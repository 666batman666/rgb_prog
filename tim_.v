==> flow/design.v <==
module timing_generator(
    input             clk,
    input             rst_n,
    input  [11:0]     h_total,
    input  [11:0]     h_size,
    input  [10:0]     h_sync,
    input  [10:0]     h_start,
    input  [10:0]     v_total,
    input  [10:0]     v_size,
    input  [ 9:0]     v_sync,
    input  [ 9:0]     v_start,
    input  [22:0]     vs_reset,
    output reg [26:24] Synco
  );
  reg [11:0] h_cnt;
  reg [10:0] v_cnt;
  reg vsync, hsync, den;
  always @(posedge clk or negedge rst_n)
  begin
    if (!rst_n)
    begin
      h_cnt <= 0;
    end
    else
    begin
      if (h_cnt == h_total - 1)
      begin
        h_cnt <= 0;
      end
      else
      begin
        h_cnt <= h_cnt + 1;
      end
    end
  end
  always @(posedge clk or negedge rst_n)
  begin
    if (!rst_n)
    begin
      v_cnt <= 0;
    end
    else
    begin
      if (h_cnt == h_total - 1)
      begin
        if (v_cnt == v_total - 1)
        begin
          v_cnt <= 0;
        end
        else
        begin
          v_cnt <= v_cnt + 1;
        end
      end
    end
  end
  always @(posedge clk or negedge rst_n)
  begin
    if (!rst_n)
    begin
      vsync <= 0;
      hsync <= 0;
      den <= 0;
    end
    else
    begin
      vsync <= (v_cnt < v_sync) ? 1'b1 : 1'b0;
      hsync <= (h_cnt < h_sync) ? 1'b1 : 1'b0;
      den <= (h_cnt >= h_start && h_cnt < (h_start + h_size) &&
              v_cnt >= v_start && v_cnt < (v_start + v_size)) ? 1'b1 : 1'b0;
    end
  end
  always @(posedge clk or negedge rst_n)
  begin
    if (!rst_n)
    begin
      Synco <= 3'b0;
    end
    else
    begin
      Synco <= {vsync, hsync, den};
    end
  end
endmodule
## Tool chain data of timing_generator

What the tools print for timing_generator, step after step.
Lines are those of the file above, counted from 1.
Library cell names are shortened.
Not given: --

- Top module: timing_generator
- Clock: clk
- Library: sky130hd
- Library corner: tt_025C_1v80

## After elaboration

Source: Yosys, flattened and elaborated, memories not mapped. Widths are those after wreduce; folded enables and synchronous resets count as part of the registers. Registers that Yosys merges into a memory's read port (data or address) are not register bits. Print and check cells do not count. Equal cells are merged and count once.

- Divide/modulo/power cells: 0
- Bitwise logic cells: 0
- Reductions and logical operators: 3
- Mux-type cells: 5
- Shift operators: 0
- $add $sub $neg: 6
- Multipliers: 0
- $lt $le $gt $ge: 6
- Eq/ne operators: 2

Operators by type and width:

| operator | count |
|---|---|
| 11-bit by 32-bit equality test with 1-bit output | 1 |
| 12-bit by 32-bit equality test with 1-bit output | 1 |
| 12-bit by 1-bit subtractor with 13-bit output with constant B | 1 |
| 11-bit by 1-bit subtractor with 12-bit output with constant B | 1 |
| 11-bit by 12-bit adder with 12-bit output | 1 |
| 12-bit by 1-bit adder with 12-bit output with constant B | 1 |
| 12-bit by 11-bit >= comparator with 1-bit output | 1 |
| 12-bit by 11-bit < comparator with 1-bit output | 1 |
| 12-bit < comparator | 1 |
| 12-bit two-way mux | 1 |
| 10-bit by 11-bit adder with 11-bit output | 1 |
| 11-bit by 1-bit adder with 11-bit output with constant B | 1 |
| 11-bit by 10-bit >= comparator with 1-bit output | 1 |
| 11-bit by 10-bit < comparator with 1-bit output | 1 |
| 11-bit < comparator | 1 |
| 11-bit two-way mux | 1 |
| 1-bit logical AND | 3 |
| 1-bit two-way mux | 3 |

- Cells after elaboration: 28
- Memory cells: 0
- Clocked read ports x word width: 0
- Register bits: 29
- Memory bits (writable): 0
- Latch bits: 0
- Memory bits (read-only): 0
- Input port bits: 113

## Logic depth

Yosys ltp: most cells in a row. Word level: on the elaborated netlist, between registers, memories and ports. Mapped: between sequential cells and ports; inverters and the memories' decode and read muxes count.

- Word-level depth: 6
- ABC_AREA: 0
- Depth in mapped cells: 16
- Mapped depth without buffers: 16

## After synthesis

The flow's flattened synthesis, as Yosys stat reports it; memories are mapped. The netlist is that of the ABC_AREA named above (0 if unset); the other value can give another one.

Cells by type:

| type | count | area in all (sq um) |
|---|---|---|
| ha_1 | 86 | 1.08E+03 |
| dfrtp_1 | 29 | 725.696 |
| inv_1 | 69 | 258.998 |
| xnor2_1 | 28 | 245.235 |
| xor2_1 | 21 | 183.926 |
| a21oi_1 | 27 | 135.13 |
| o21ai_0 | 27 | 135.13 |
| nor2_1 | 34 | 127.622 |
| a21o_1 | 15 | 112.608 |
| nand2_1 | 29 | 108.854 |
| nand3_1 | 19 | 95.091 |
| o22a_2 | 9 | 90.086 |
| o31ai_2 | 5 | 62.56 |
| nand2b_1 | 9 | 56.304 |
| nand4_1 | 9 | 56.304 |
| a211oi_1 | 7 | 52.55 |
| o21a_1 | 7 | 52.55 |
| and3_1 | 8 | 50.048 |

Other cell types: 52; their cells: 104.

- Chip area (Yosys): 4495.6 sq um
- Sequential part of the area: 725.7 sq um
- Flip-flop cells: 29
- Mapped cells: 542

## Worst setup path after synthesis

Path of least setup slack by OpenSTA after synthesis, without wires, with an ideal clock, recovery checks aside; 20% of the period is set as input and as output delay. Where synthesis merged equal registers, the netlist keeps one of their names.

- Path kind: input-to-reg
- Start point: in h_size[0]
- End point: reg den
- Setup time: 0.101 ns
- Setup slack: 0.487 ns
- Arrival time: 3.352 ns
- Path buffers: 0
- Data required time: 3.839 ns
- Delay of the path: 2.665 ns
- Clock period: 3.94 ns
- Driving pins on the path: 16
- External input delay: 0.788 ns
- Launch time at the first pin: 0.788 ns
- Period reached after synthesis: 3.453 ns

"delay of the path" = arrival - input delay + setup time.
"driving pins on the path": output pins that drive a net of the path, with the launching flip-flop's if there is one; two outputs of one cell count as two.
"period reached after synthesis" is the clock period less the worst setup slack; recovery checks do not enter. This is arithmetic on one report: input and output delays are still those of the set period (20% each).
Between the ends stands the longest chain of elaborated cells between them, by number of cells; it is not shown to be the way that was timed. Of several equally long chains one is given.
A line is the first line of the expression or statement that the cell stems from. Yosys adds cells for indexed reads and writes and turns some case tables into memories.

- Path through: ha_1 -> fa_1 -> a21oi_1 -> nor2_1 -> nor2_1 -> o21bai_1 -> a21oi_1 -> o21ai_0 -> a211oi_1 -> ha_1 -> and3_1 -> o21ai_0 -> nand4_1 -> a21oi_1 -> o31ai_1 -> nor4_1
- Length of the longest elaborated chain: 6

Ends and longest elaborated chain, post-synthesis:

| element | RTL line | source |
|---|---|---|
| from (decl) | 5 | `input  [11:0]     h_size,` |
| 11-bit by 12-bit adder with 12-bit output | 69 | `den <= (h_cnt >= h_start && h_cnt < (h_start + h_size) &&` |
| 12-bit < comparator | 69 |  |
| 1-bit logical AND (3 in a row) | 69 |  |
| 1-bit two-way mux | 69 |  |
| to (assign) | 63 | `den <= 0;` |
| to (assign) | 69 |  |
| to (decl) | 17 | `reg vsync, hsync, den;` |

## Path in the finished layout

Path of least setup slack in the final report of job 1 (OpenROAD, finished layout, wires in). Where an end is a register, its clock arrival counts in the times.

- Path kind: input-to-reg
- Start point: in v_size[2]
- End point: reg den
- Driving pins on the path: 15
- Clock period: 1.98 ns
- Data required time: 2.16 ns
- Launch time at the first pin: 0.40 ns
- Setup time: 0.10 ns
- External input delay: 0.40 ns
- Setup slack: -0.99 ns
- Path buffers: 1
- Arrival time: 3.14 ns

Between the ends stands the longest chain of elaborated cells between them, by number of cells; it is not shown to be the way that was timed. Of several equally long chains one is given.

- Path through: dlygate4sd2_1 -> ha_4 -> nor2b_2 -> o21ai_2 -> a21oi_4 -> o21ai_2 -> a21o_1 -> nand4_1 -> nor3b_2 -> ha_1 -> a211oi_2 -> nand4_1 -> a21oi_2 -> o31ai_1 -> nor4_1
- Length of the longest elaborated chain: 4

Ends and longest elaborated chain, post-layout:

| element | RTL line | source |
|---|---|---|
| from (decl) | 9 | `input  [10:0]     v_size,` |
| 10-bit by 11-bit adder with 11-bit output | 70 | `v_cnt >= v_start && v_cnt < (v_start + v_size)) ? 1'b1 : 1'b0;` |
| 11-bit < comparator | 70 |  |
| 1-bit logical AND | 69 | `den <= (h_cnt >= h_start && h_cnt < (h_start + h_size) &&` |
| 1-bit two-way mux | 69 |  |
| to (assign) | 63 | `den <= 0;` |
| to (assign) | 69 |  |
| to (decl) | 17 | `reg vsync, hsync, den;` |

Memo
Re: implementation data of timing_generator

Measured data: module timing_generator, platform sky130hd, 2 stored runs of the flow under differing settings, order arbitrary. Input and output delays are each 20% of the period that was set; the output load is 0.01 pF.
"clock period achieved" means the clock period less the worst setup slack. The figure is calculated, with input and output delays left at 20% of the set period.
"total design power" is the tool's figure for a default switching activity; nothing was simulated.

### Job 1

Settings: `period_ns=1.98`, `CAP_MARGIN=20`, `CORE_MARGIN=2`, `CORE_UTILIZATION=40`, `SLEW_MARGIN=20`

- Synthesized cell area: 4495.6 sq um
- Total design power: 0.003486 W
- Clock period achieved: 2.966 ns
- Final worst hold slack: 0.341 ns
- Die area: 12103.3 sq um
- Summed negative setup slack: -5.505 ns
- Worst setup slack after layout: -0.986 ns
- Standard-cell area after routing: 7185.6 sq um

### Job 2

Settings: `period_ns=3.83`, `CORE_UTILIZATION=32`, `CELL_PAD_IN_SITES_GLOBAL_PLACEMENT=1`, `CELL_PAD_IN_SITES_DETAIL_PLACEMENT=2`, `ABC_AREA=0`, `GPL_TIMING_DRIVEN=1`, `CTS_CLUSTER_DIAMETER=207`, `MAX_ROUTING_LAYER=met4`, `CAP_MARGIN=20`, `CORE_MARGIN=2`, `SLEW_MARGIN=20`

- Clock period achieved: 3.710 ns
- Summed negative setup slack: 0.000 ns
- Total design power: 0.001669 W
- Worst setup slack after layout: 0.120 ns
- Final worst hold slack: 0.346 ns
- Standard-cell area after routing: 6118.4 sq um
- Die area: 15012.4 sq um
- Synthesized cell area: 4495.6 sq um
